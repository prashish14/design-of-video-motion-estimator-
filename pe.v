==> flow/design.v <==
module pe (clock ,r , s1 ,s2 ,s1s2mux , newdist, accumulate, rpipe);
input clock;
input [7:0] r;
input [7:0] s1;
input [7:0] s2;
input  s1s2mux;
input  newdist;  
output [7:0] accumulate;
output [7:0] rpipe;
reg [7:0]  rpipe,accumulate,accumulatein,difference;  
reg carry;
always @(posedge clock) rpipe <= r;
always @(posedge clock) accumulate <=  accumulatein;
always @(r or s1 or s2 or s1s2mux or newdist or accumulate)
begin  
if (s1s2mux) 
 difference = (r - s1);
else 
difference = (r - s2);
if (difference < 0) difference = 0 - difference;
 {carry,accumulatein} = accumulate + difference;
 if (carry == 1) accumulatein = 8'hFF;
 if (newdist == 1) accumulatein = difference;
end
endmodule
# == Reports on pe ==
# Tool output for the design above, in the order of the flow.
# Line numbers count from 1 in the design file above.
# Operators carry their Yosys type and port widths (W data, S select, Z words).
# Not given: n/a
# design
top_module,pe
clk_port,clock
cell_library,sky130hd
corner,tt_025C_1v80

# == Elaborated design ==
# Counts by Yosys on the flattened word-level netlist (proc, flatten, opt, wreduce; memories kept). Register bits leave out memories and registers merged into their read ports (data or address); mux counts leave out enables and synchronous resets folded into registers. Print and check cells are left out. Cells with the same type and inputs are merged into one.
# classes
n_addsub,4
n_cmp,1
n_mux,4
# op_table
op,n
$mux W8,4
$sub A8 B8 Y8,2
$add A8 B8 Y9,1
$sub A1 B8 Y8 const A,1
$lt A8 B1 Y1 const B,1
# bits
register_bits,16
inputBits,27
out_inout_bits,16
elab_cells,11

# == Logic depth ==
# Yosys ltp: most cells in a row. Word level: on the elaborated netlist, between registers, memories and ports. Mapped: between sequential cells and ports; inverters and the memories' decode and read muxes count.
# depth
ltp_word,7
abc_area,0
depth_mapped,14
depth_no_buf,13

# == Mapped cells and area ==
# The flow's flattened synthesis, as Yosys stat reports it; memories are mapped. The netlist is that of the ABC_AREA named above (0 if unset); the other value can give another one.
# Totals and module areas in this step are rounded.
# mapped
cells,115
yosys_area_um2,1116
flip_flops,16
buffers,1
# types
type,n
sky130_fd_sc_hd__dfxtp_1,16
sky130_fd_sc_hd__ha_1,15
sky130_fd_sc_hd__mux2i_1,8
sky130_fd_sc_hd__a21oi_1,12
sky130_fd_sc_hd__xnor2_1,6
sky130_fd_sc_hd__fa_1,2
sky130_fd_sc_hd__o22a_1,4
sky130_fd_sc_hd__xor2_1,4
sky130_fd_sc_hd__nor2_1,8
sky130_fd_sc_hd__inv_1,7
sky130_fd_sc_hd__a21o_1,3
sky130_fd_sc_hd__a32oi_2,1
sky130_fd_sc_hd__nand2_1,4
sky130_fd_sc_hd__o21a_1,2
sky130_fd_sc_hd__nor2b_4,1
sky130_fd_sc_hd__nor2b_1,2
sky130_fd_sc_hd__nor4_2,1
sky130_fd_sc_hd__buf_6,1
# Not listed: further types 16, cells in them 18.

# == Worst setup path after synthesis ==
# Source: OpenSTA report_checks on the synthesized netlist (no wires, ideal clock, input and output delay 20% of the period each), path of least setup slack; recovery checks are left aside. Register names are those of the netlist, which keeps one name where synthesis merged equal registers.
# synth_path
path_type,input-to-reg
startpoint,input s1s2mux
endpoint,register accumulate[7]
clock_period_ns,3.46
input_delay_ns,0.692
setup_ns,0.122
launch_ns,0.692
arrival_ns,3.304
required_ns,3.338
setup_slack_ns,0.034
delay_ns,2.734
driving_pins,13
path_buffers,1
synth_period_reached_ns,3.426
# "delay_ns" is the arrival time less input delay plus setup time.
# "driving_pins" counts driving pins, that of a launching flip-flop among them; a cell with two outputs on the path counts twice.
# "synth_period_reached_ns" is the clock period less the worst setup slack; recovery checks do not enter. This is arithmetic on one report: input and output delays are still those of the set period (20% each).
# The rows between start and end are the longest chain of elaborated cells between them; the timing report does not say that the signal goes this way. Where chains are equally long, one stands for them.
# Each line given opens the expression or statement behind the cell; cells for indexed reads and writes are added by Yosys, which also makes memories of some case tables.
# synth_via
cell_sequence,sky130_fd_sc_hd__buf_6 sky130_fd_sc_hd__mux2_2 sky130_fd_sc_hd__ha_1 sky130_fd_sc_hd__fa_1 sky130_fd_sc_hd__nor2b_4 sky130_fd_sc_hd__o31ai_1 sky130_fd_sc_hd__a21oi_1 sky130_fd_sc_hd__xor2_1 sky130_fd_sc_hd__ha_1 sky130_fd_sc_hd__o21a_1 sky130_fd_sc_hd__o21ai_1 sky130_fd_sc_hd__a32oi_2 sky130_fd_sc_hd__o32a_1
elab_chain_cells,6
cone_cells,7
cone_lines,5
cone_classes,add/sub: 2; compare: 1; mux: 4
# synth_rtl
item,line,rtl
"start, declared",6,input  s1s2mux;
$mux W8,16,if (s1s2mux)
$sub A1 B8 Y8,20,if (difference < 0) difference = 0 - difference;
$mux W8,20,
$add A8 B8 Y9,21,"{carry,accumulatein} = accumulate + difference;"
$mux W8,22,if (carry == 1) accumulatein = 8'hFF;
$mux W8,23,if (newdist == 1) accumulatein = difference;
"end, assigned",13,always @(posedge clock) accumulate <=  accumulatein;
"end, declared",8,output [7:0] accumulate;

# == Timing after layout ==
# Path of least setup slack in the final report of run A (OpenROAD, finished layout, wires in). Where an end is a register, its clock arrival counts in the times.
# layout_path
path_type,input-to-reg
startpoint,input s2[0]
endpoint,register accumulate[7]
clock_period_ns,4.71
input_delay_ns,0.94
setup_ns,0.10
launch_ns,0.94
arrival_ns,4.07
required_ns,4.91
setup_slack_ns,0.84
driving_pins,13
path_buffers,1
# The rows between start and end are the longest chain of elaborated cells between them; the timing report does not say that the signal goes this way. Where chains are equally long, one stands for them.
# layout_via
cell_sequence,sky130_fd_sc_hd__clkdlybuf4s50_1 sky130_fd_sc_hd__mux2_2 sky130_fd_sc_hd__ha_1 sky130_fd_sc_hd__fa_1 sky130_fd_sc_hd__nor2b_4 sky130_fd_sc_hd__o31ai_1 sky130_fd_sc_hd__a21oi_1 sky130_fd_sc_hd__xor2_1 sky130_fd_sc_hd__ha_1 sky130_fd_sc_hd__o21a_1 sky130_fd_sc_hd__o21ai_1 sky130_fd_sc_hd__a32oi_2 sky130_fd_sc_hd__o32a_1
elab_chain_cells,7
cone_cells,8
cone_lines,6
cone_classes,add/sub: 3; compare: 1; mux: 4
# layout_rtl
item,line,rtl
"start, declared",5,input [7:0] s2;
$sub A8 B8 Y8,19,difference = (r - s2);
$mux W8,16,if (s1s2mux)
$sub A1 B8 Y8,20,if (difference < 0) difference = 0 - difference;
$mux W8,20,
$add A8 B8 Y9,21,"{carry,accumulatein} = accumulate + difference;"
$mux W8,22,if (carry == 1) accumulatein = 8'hFF;
$mux W8,23,if (newdist == 1) accumulatein = difference;
"end, assigned",13,always @(posedge clock) accumulate <=  accumulatein;
"end, declared",8,output [7:0] accumulate;

Hand-over note for pe

Record of 2 stored runs of the RTL-to-layout flow on pe, platform sky130hd. The runs are unordered. Constraints: input delay and output delay 20% of the set period each, output load 0.01 pF.
"achieved_period_ns" means the clock period less the worst setup slack. The figure is calculated, with input and output delays left at 20% of the set period.
"worst_setup_path_time_ns": the worst setup path's part of the clock period (all of it between registers, 20% less for each end at a port) less its slack. A launch clock that arrives late makes it longer, a capture clock that arrives late makes it shorter.
By "power_uw" is meant OpenSTA's value without simulated activity: inputs other than the clock are taken to toggle once in ten clock periods, and the tool carries that through the logic.
Measured values are rounded.

Run A, flow files:
==> flow/run.sh <==
#!/bin/bash
# the make line also repeats the synthesis and layout settings of config.mk as NAME=value (left out here)
make -C /OpenROAD-flow-scripts/flow DESIGN_CONFIG=/design/flow/config.mk WORK_HOME=/design/flow/orfs CLKGATE_MAP_FILE= finish
==> flow/config.mk <==
export PLATFORM = sky130hd
export DESIGN_NAME = pe
export DESIGN_NICKNAME = pe
export VERILOG_FILES = /design/flow/design.v
export SDC_FILE = /design/flow/constraint.sdc
export NUM_CORES = 4
export LEC_CHECK = 0
export ABC_AREA = 0
export CAP_MARGIN = 20
export CELL_PAD_IN_SITES_DETAIL_PLACEMENT = 0
export CORE_MARGIN = 2
export CORE_UTILIZATION = 51
export CTS_CLUSTER_SIZE = 74
export GPL_ROUTABILITY_DRIVEN = 0
export GPL_TIMING_DRIVEN = 0
export HOLD_SLACK_MARGIN = 0.0
export MAX_ROUTING_LAYER = met5
export PLACE_DENSITY = 0.78
export SETUP_SLACK_MARGIN = -0.44
export SLEW_MARGIN = 20
==> flow/constraint.sdc <==
create_clock -name core_clock -period 4.71 [get_ports {clock}]
set_input_delay 0.9420 -clock core_clock [delete_from_list [all_inputs] [get_ports {clock}]]
set_output_delay 0.9420 -clock core_clock [all_outputs]
set_load 0.01 [all_outputs]

==> results of run A, as CSV <==
result,value
final_stdcell_area_um2,1597
yosys.chip_area_um2,1116
worst_setup_path_time_ns,2.93
worst_path_kind,"input-to-reg"
achieved_period_ns,3.873
timing.hold.ws_ns,0.631
fin_tns_ns,0.000
power_uw,831.6
design.die.area_um2,2579
fin_util_pct,79.0
ws_setup_ns,0.837

Run B, flow files:
==> flow/run.sh <==
#!/bin/bash
# the make line also repeats the synthesis and layout settings of config.mk as NAME=value (left out here)
make -C /OpenROAD-flow-scripts/flow DESIGN_CONFIG=/design/flow/config.mk WORK_HOME=/design/flow/orfs CLKGATE_MAP_FILE= finish
==> flow/config.mk <==
export PLATFORM = sky130hd
export DESIGN_NAME = pe
export DESIGN_NICKNAME = pe
export VERILOG_FILES = /design/flow/design.v
export SDC_FILE = /design/flow/constraint.sdc
export NUM_CORES = 4
export LEC_CHECK = 0
export ABC_AREA = 0
export CAP_MARGIN = 35
export CELL_PAD_IN_SITES_GLOBAL_PLACEMENT = 2
export CORE_MARGIN = 2
export CORE_UTILIZATION = 17
export CTS_CLUSTER_DIAMETER = 280
export GPL_ROUTABILITY_DRIVEN = 0
export SETUP_SLACK_MARGIN = 0.22
export SLEW_MARGIN = 20
export TNS_END_PERCENT = 100
==> flow/constraint.sdc <==
create_clock -name core_clock -period 3.2 [get_ports {clock}]
set_input_delay 0.6400 -clock core_clock [delete_from_list [all_inputs] [get_ports {clock}]]
set_output_delay 0.6400 -clock core_clock [all_outputs]
set_load 0.01 [all_outputs]

==> results of run B, as CSV <==
result,value
final_stdcell_area_um2,2053
yosys.chip_area_um2,1116
worst_setup_path_time_ns,2.43
worst_path_kind,"input-to-reg"
achieved_period_ns,3.070
timing.hold.ws_ns,0.629
fin_tns_ns,0.000
power_uw,1681
design.die.area_um2,7229
fin_util_pct,32.3
ws_setup_ns,0.130

End of note.
