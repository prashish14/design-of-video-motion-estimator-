==> flow/design.v <==
module control (clock,start,s1s2mux,newdist,compstart,peready,vectorx,vectory,addressR,addresss1,addresss2);
input clock;
input start;
output [15:0] s1s2mux;
output [15:0] newdist;
output compstart;
output [15:0] peready;
output [3:0] vectorx, vectory;
output [7:0] addressR;
output [9:0] addresss1, addresss2;
reg [12:0] count;  
reg [12:0] temp;
reg [15:0] newdist;
reg compstart; 
reg completed;
reg [7:0] addressR;
reg [9:0] addresss1, addresss2;
reg [15:0] s1s2mux;
reg [3:0] vectorx, vectory;
reg [15:0] peready;
integer i;
always@(posedge clock)
begin
if (start==0) count = 0;
else  count = count + 12'b1;
end
always@(count)
begin
for (i=0;i<16;i=i+1)
begin
newdist[i] = (count[7:0] == i);
peready[i] = (newdist[i] && !(count<256));
s1s2mux[i] = (count[3:0]>=i);
compstart = (!(count<256));
end          
addressR = count[7:0];
addresss1 = (count[11:8] + count[7:4]) *31 + count[3:0] ;
temp = count[11:0] - 16;  
addresss2 = (temp[11:8] + temp[7:4])*31 + temp[3:0] + 16;
vectorx = count[3:0] - 8;
vectory = count[11:8] - 8;
completed = (count[12:0]== 16*(256+1));
end 
endmodule   
# ---- Tool chain data of control
# What the tools print for control, step after step.
# Lines are those of the file above, counted from 1.
# Library cell names are shortened.
# A cell with - has no value.
dict set report design {
  design {control}
  clk_port {clock}
  cell_library {sky130hd}
  pvt_corner {tt_025C_1v80}
}

# ---- Word-level counts
# Yosys after proc, flatten, opt, wreduce and memory -nomap, before mapping. Enables and synchronous resets that opt folds into registers are not counted as muxes. Memory bits, and registers merged into a memory's read port (data or address), are not among the register bits. Print and check cells are not counted. Equal cells are merged and count once.
dict set report classes {
  add_sub_neg 9
  n_eq 15
  div_mod_pow 0
  reduce_and_logical 18
  shift 0
  bitwise 0
  compare 17
  n_mul 2
  muxes 0
}
# operator n
set op_table {}
lappend op_table {{5-bit by 5-bit multiplier with 10-bit output (second input constant)} 2}
lappend op_table {{8-bit by 4-bit equality test with 1-bit output (second input constant)} 8}
lappend op_table {{4-bit greater-or-equal comparator (second input constant)} 8}
lappend op_table {{8-bit by 3-bit equality test with 1-bit output (second input constant)} 4}
lappend op_table {{10-bit by 4-bit adder with 10-bit output} 2}
lappend op_table {{1-bit logical AND} 16}
lappend op_table {{4-bit by 3-bit greater-or-equal comparator with 1-bit output (second input constant)} 4}
lappend op_table {{8-bit by 2-bit equality test with 1-bit output (second input constant)} 2}
lappend op_table {{13-bit by 1-bit adder with 13-bit output (second input constant)} 1}
lappend op_table {{13-bit by 9-bit less-than comparator with 1-bit output (second input constant)} 1}
lappend op_table {{12-bit by 5-bit subtractor with 12-bit output (second input constant)} 1}
lappend op_table {{10-bit by 5-bit adder with 10-bit output (second input constant)} 1}
lappend op_table {{4-bit by 4-bit adder with 5-bit output} 2}
lappend op_table {{4-bit by 1-bit greater-or-equal comparator with 1-bit output (second input constant)} 2}
lappend op_table {{4-bit by 2-bit greater-or-equal comparator with 1-bit output (second input constant)} 2}
lappend op_table {{4-bit subtractor (second input constant)} 2}
lappend op_table {{8-bit by 1-bit equality test with 1-bit output (second input constant)} 1}
lappend op_table {{8-bit logical NOT} 1}
lappend op_table {{1-bit logical NOT} 1}
dict set report word_totals {
  clocked_rd_ports_x_width 0
  register_bits 13
  in_bits 2
  wordCells 62
  output_inout_bits 85
  n_memories 0
  ramBits 0
  latch_bits 0
  mem_bits_ro 0
}

# ---- Logic depth
# Yosys ltp: most cells in a row. Word level: on the elaborated netlist, between registers, memories and ports. Mapped: between sequential cells and ports; inverters and the memories' decode and read muxes count.
dict set report logic_depth {
  depth_word 5
  abc_area 1
  mapped_depth 28
  mapped_depth_nobuf 28
}

# ---- Synthesis result
# The flow's flattened synthesis, as Yosys stat reports it; memories are mapped. The netlist is that of the ABC_AREA named above (0 if unset); the other value can give another one.
# The area totals of this step are shown rounded.
dict set report mapped {
  mapped_cells 397
  synth_area_um2 2980
  seq_area_um2 260
  ff_cells 13
  n_buf 21
}
# type n area_total_um2
set by_type {}
lappend by_type {ha_1 60 750.72}
lappend by_type {fa_1 22 440.422}
lappend by_type {inv_1 71 266.506}
lappend by_type {dfxtp_1 13 260.25}
lappend by_type {nand2_1 57 213.955}
lappend by_type {xor2_1 15 131.376}
lappend by_type {buf_4 16 120.115}
lappend by_type {a21oi_1 21 105.101}
lappend by_type {nor2_1 28 105.101}
lappend by_type {nor3_1 21 105.101}
lappend by_type {nand3_1 16 80.077}
lappend by_type {nor2_4 4 45.043}
lappend by_type {nand4_1 7 43.792}
lappend by_type {o21ai_0 7 35.034}
lappend by_type {xnor2_1 4 35.034}
lappend by_type {a31oi_1 4 25.024}
lappend by_type {nand2_2 4 25.024}
lappend by_type {nor4_1 4 25.024}
# Other cell types: 14; their cells: 23.

# ---- Path before layout
# OpenSTA on the mapped netlist: ideal clock, no wires. The path of least setup slack (recovery checks aside). Input and output delay are each 20% of the period. Register names are those of the netlist, which keeps one name where synthesis merged equal registers.
dict set report synth_path {
  path_type {register to output}
  from {register count[5]}
  to {output addresss2[8]}
  driving_pins 22
  n_path_buf 0
  arrival_ns 4.265
  required_time_ns 10.000
  path_delay_ns 4.265
  path_slack_ns 5.735
  tclk_ns 12.5
  synth_period_reached_ns 6.765
}
# "path_delay_ns" = arrival - input delay + setup time.
# A path that ends at an output port has no setup time.
# "driving_pins": output pins that drive a net of the path, with the launching flip-flop's if there is one; two outputs of one cell count as two.
# "synth_period_reached_ns" = period - worst setup slack (recovery checks aside). The figure is calculated, with input and output delays left at 20% of the set period.
# Between the ends stands the longest chain of elaborated cells between them, by number of cells; it is not shown to be the way that was timed. Of several equally long chains one is given.
# Each line given opens the expression or statement behind the cell; cells for indexed reads and writes are added by Yosys, which also makes memories of some case tables.
dict set report synth_via {
  path_cell_list {dfxtp_1 -> inv_1 -> ha_1 -> nand2_2 -> inv_1 -> nand2_1 -> nand2_1 -> ha_1 -> fa_1 -> xor2_1 -> nand3_1 -> nand2_1 -> inv_1 -> ha_1 -> ha_1 -> fa_1 -> inv_1 -> fa_1 -> inv_1 -> nand4_1 -> nand3_1 -> xor2_1}
  elab_chain_len 5
  cells_between 5
  cone_classes {add/sub (4); mul (1)}
}
# item line
set synth_lines {}
lappend synth_lines {{start, declared} 11} ;# reg [12:0] count;
lappend synth_lines {{start, assigned} 24} ;# if (start==0) count = 0;
lappend synth_lines {{start, assigned} 25} ;# else  count = count + 12'b1;
lappend synth_lines {{12-bit by 5-bit subtractor with 12-bit output} 38} ;# temp = count[11:0] - 16;
lappend synth_lines {{4-bit by 4-bit adder with 5-bit output} 39} ;# addresss2 = (temp[11:8] + temp[7:4])*31 + temp[3:0] + 16;
lappend synth_lines {{5-bit by 5-bit multiplier with 10-bit output} 39}
lappend synth_lines {{10-bit by 4-bit adder with 10-bit output} 39}
lappend synth_lines {{10-bit by 5-bit adder with 10-bit output} 39}
lappend synth_lines {{end, declared} 10} ;# output [9:0] addresss1, addresss2;

# ---- Timing after layout
# From the final timing report of entry B: the path of least setup slack in the routed layout; clock arrival at registers is part of the times.
dict set report layout_path {
  path_type {register to output}
  from {register count[5]}
  to {output addresss2[6]}
  n_path_buf 1
  required_time_ns 3.88
  path_slack_ns -0.36
  arrival_ns 4.24
  tclk_ns 4.85
  driving_pins 25
}
# Between the ends stands the longest chain of elaborated cells between them, by number of cells; it is not shown to be the way that was timed. Of several equally long chains one is given.
dict set report layout_via {
  path_cell_list {dfxtp_4 -> inv_2 -> ha_4 -> nand2_4 -> inv_4 -> nand2_4 -> nor2_2 -> a21oi_2 -> ha_4 -> a21oi_4 -> nand2_1 -> nand2_4 -> nand2_2 -> nand2_1 -> nand2_2 -> inv_2 -> ha_4 -> ha_4 -> or2_4 -> fa_2 -> ha_4 -> a21o_1 -> a31oi_1 -> xnor2_1 -> buf_2}
  elab_chain_len 5
  cells_between 5
  cone_classes {add/sub (4); mul (1)}
}
# item line
set layout_lines {}
lappend layout_lines {{start, declared} 11} ;# reg [12:0] count;
lappend layout_lines {{start, assigned} 24} ;# if (start==0) count = 0;
lappend layout_lines {{start, assigned} 25} ;# else  count = count + 12'b1;
lappend layout_lines {{12-bit by 5-bit subtractor with 12-bit output} 38} ;# temp = count[11:0] - 16;
lappend layout_lines {{4-bit by 4-bit adder with 5-bit output} 39} ;# addresss2 = (temp[11:8] + temp[7:4])*31 + temp[3:0] + 16;
lappend layout_lines {{5-bit by 5-bit multiplier with 10-bit output} 39}
lappend layout_lines {{10-bit by 4-bit adder with 10-bit output} 39}
lappend layout_lines {{10-bit by 5-bit adder with 10-bit output} 39}
lappend layout_lines {{end, declared} 10} ;# output [9:0] addresss1, addresss2;

; Design control on sky130hd. What follows are 2 stored runs of the flow, each under its own settings; their order means nothing. The constraints put input and output delay at 20% of the set period each and load the outputs with 0.01 pF.
; "achieved_clock_period_ns": clock period set for the run, less the worst setup slack. It is reckoned from that one timing run; input and output delays stay at 20% of the period that was set.
; By "critical_path_time_ns" is meant the share of the clock period that the worst setup path is allowed (20% is reserved at inputs, 20% at outputs), minus its slack. Clock arrival times at its registers enter into it.
; By "fin_power_w" is meant OpenSTA's value without simulated activity: inputs other than the clock are taken to toggle once in ten clock periods, and the tool carries that through the logic.
; The results are shown rounded.

[entry A: settings]
period_ns = 7.33
CORE_UTILIZATION = 58
SETUP_SLACK_MARGIN = 1.06
PLACE_DENSITY = 0.55
CORE_MARGIN = 10
CELL_PAD_IN_SITES_GLOBAL_PLACEMENT = 3
CELL_PAD_IN_SITES_DETAIL_PLACEMENT = 0
TNS_END_PERCENT = 25
ABC_AREA = 1
GPL_TIMING_DRIVEN = 1
GPL_ROUTABILITY_DRIVEN = 1
CTS_CLUSTER_SIZE = 25
MIN_ROUTING_LAYER = met1
MAX_ROUTING_LAYER = met4
CAP_MARGIN = 20
SLEW_MARGIN = 20
[entry A: results]
outcome = unfinished; error GPL-0301 in placement

[entry B: settings]
period_ns = 4.85
CORE_UTILIZATION = 21
PLACE_DENSITY_LB_ADDON = 0.13
CORE_ASPECT_RATIO = 1.26
CELL_PAD_IN_SITES_DETAIL_PLACEMENT = 1
ABC_AREA = 1
GPL_TIMING_DRIVEN = 1
GPL_ROUTABILITY_DRIVEN = 1
CTS_CLUSTER_SIZE = 95
CTS_CLUSTER_DIAMETER = 298
CAP_MARGIN = 5
MIN_ROUTING_LAYER = met2
MAX_ROUTING_LAYER = met4
CORE_MARGIN = 2
SLEW_MARGIN = 20
[entry B: results]
critical_path_time_ns = 4.24
path_kind = register to output
holdWs_ns = 0.553
setup_worst_slack_ns = -0.356
layout_utilization_pct = 37.9
final_stdcell_area_um2 = 5240
fin_power_w = 0.000367
design.die.area_um2 = 15200
achieved_clock_period_ns = 5.206
post_synth_area_um2 = 2980
total_negative_slack_ns = -3.01
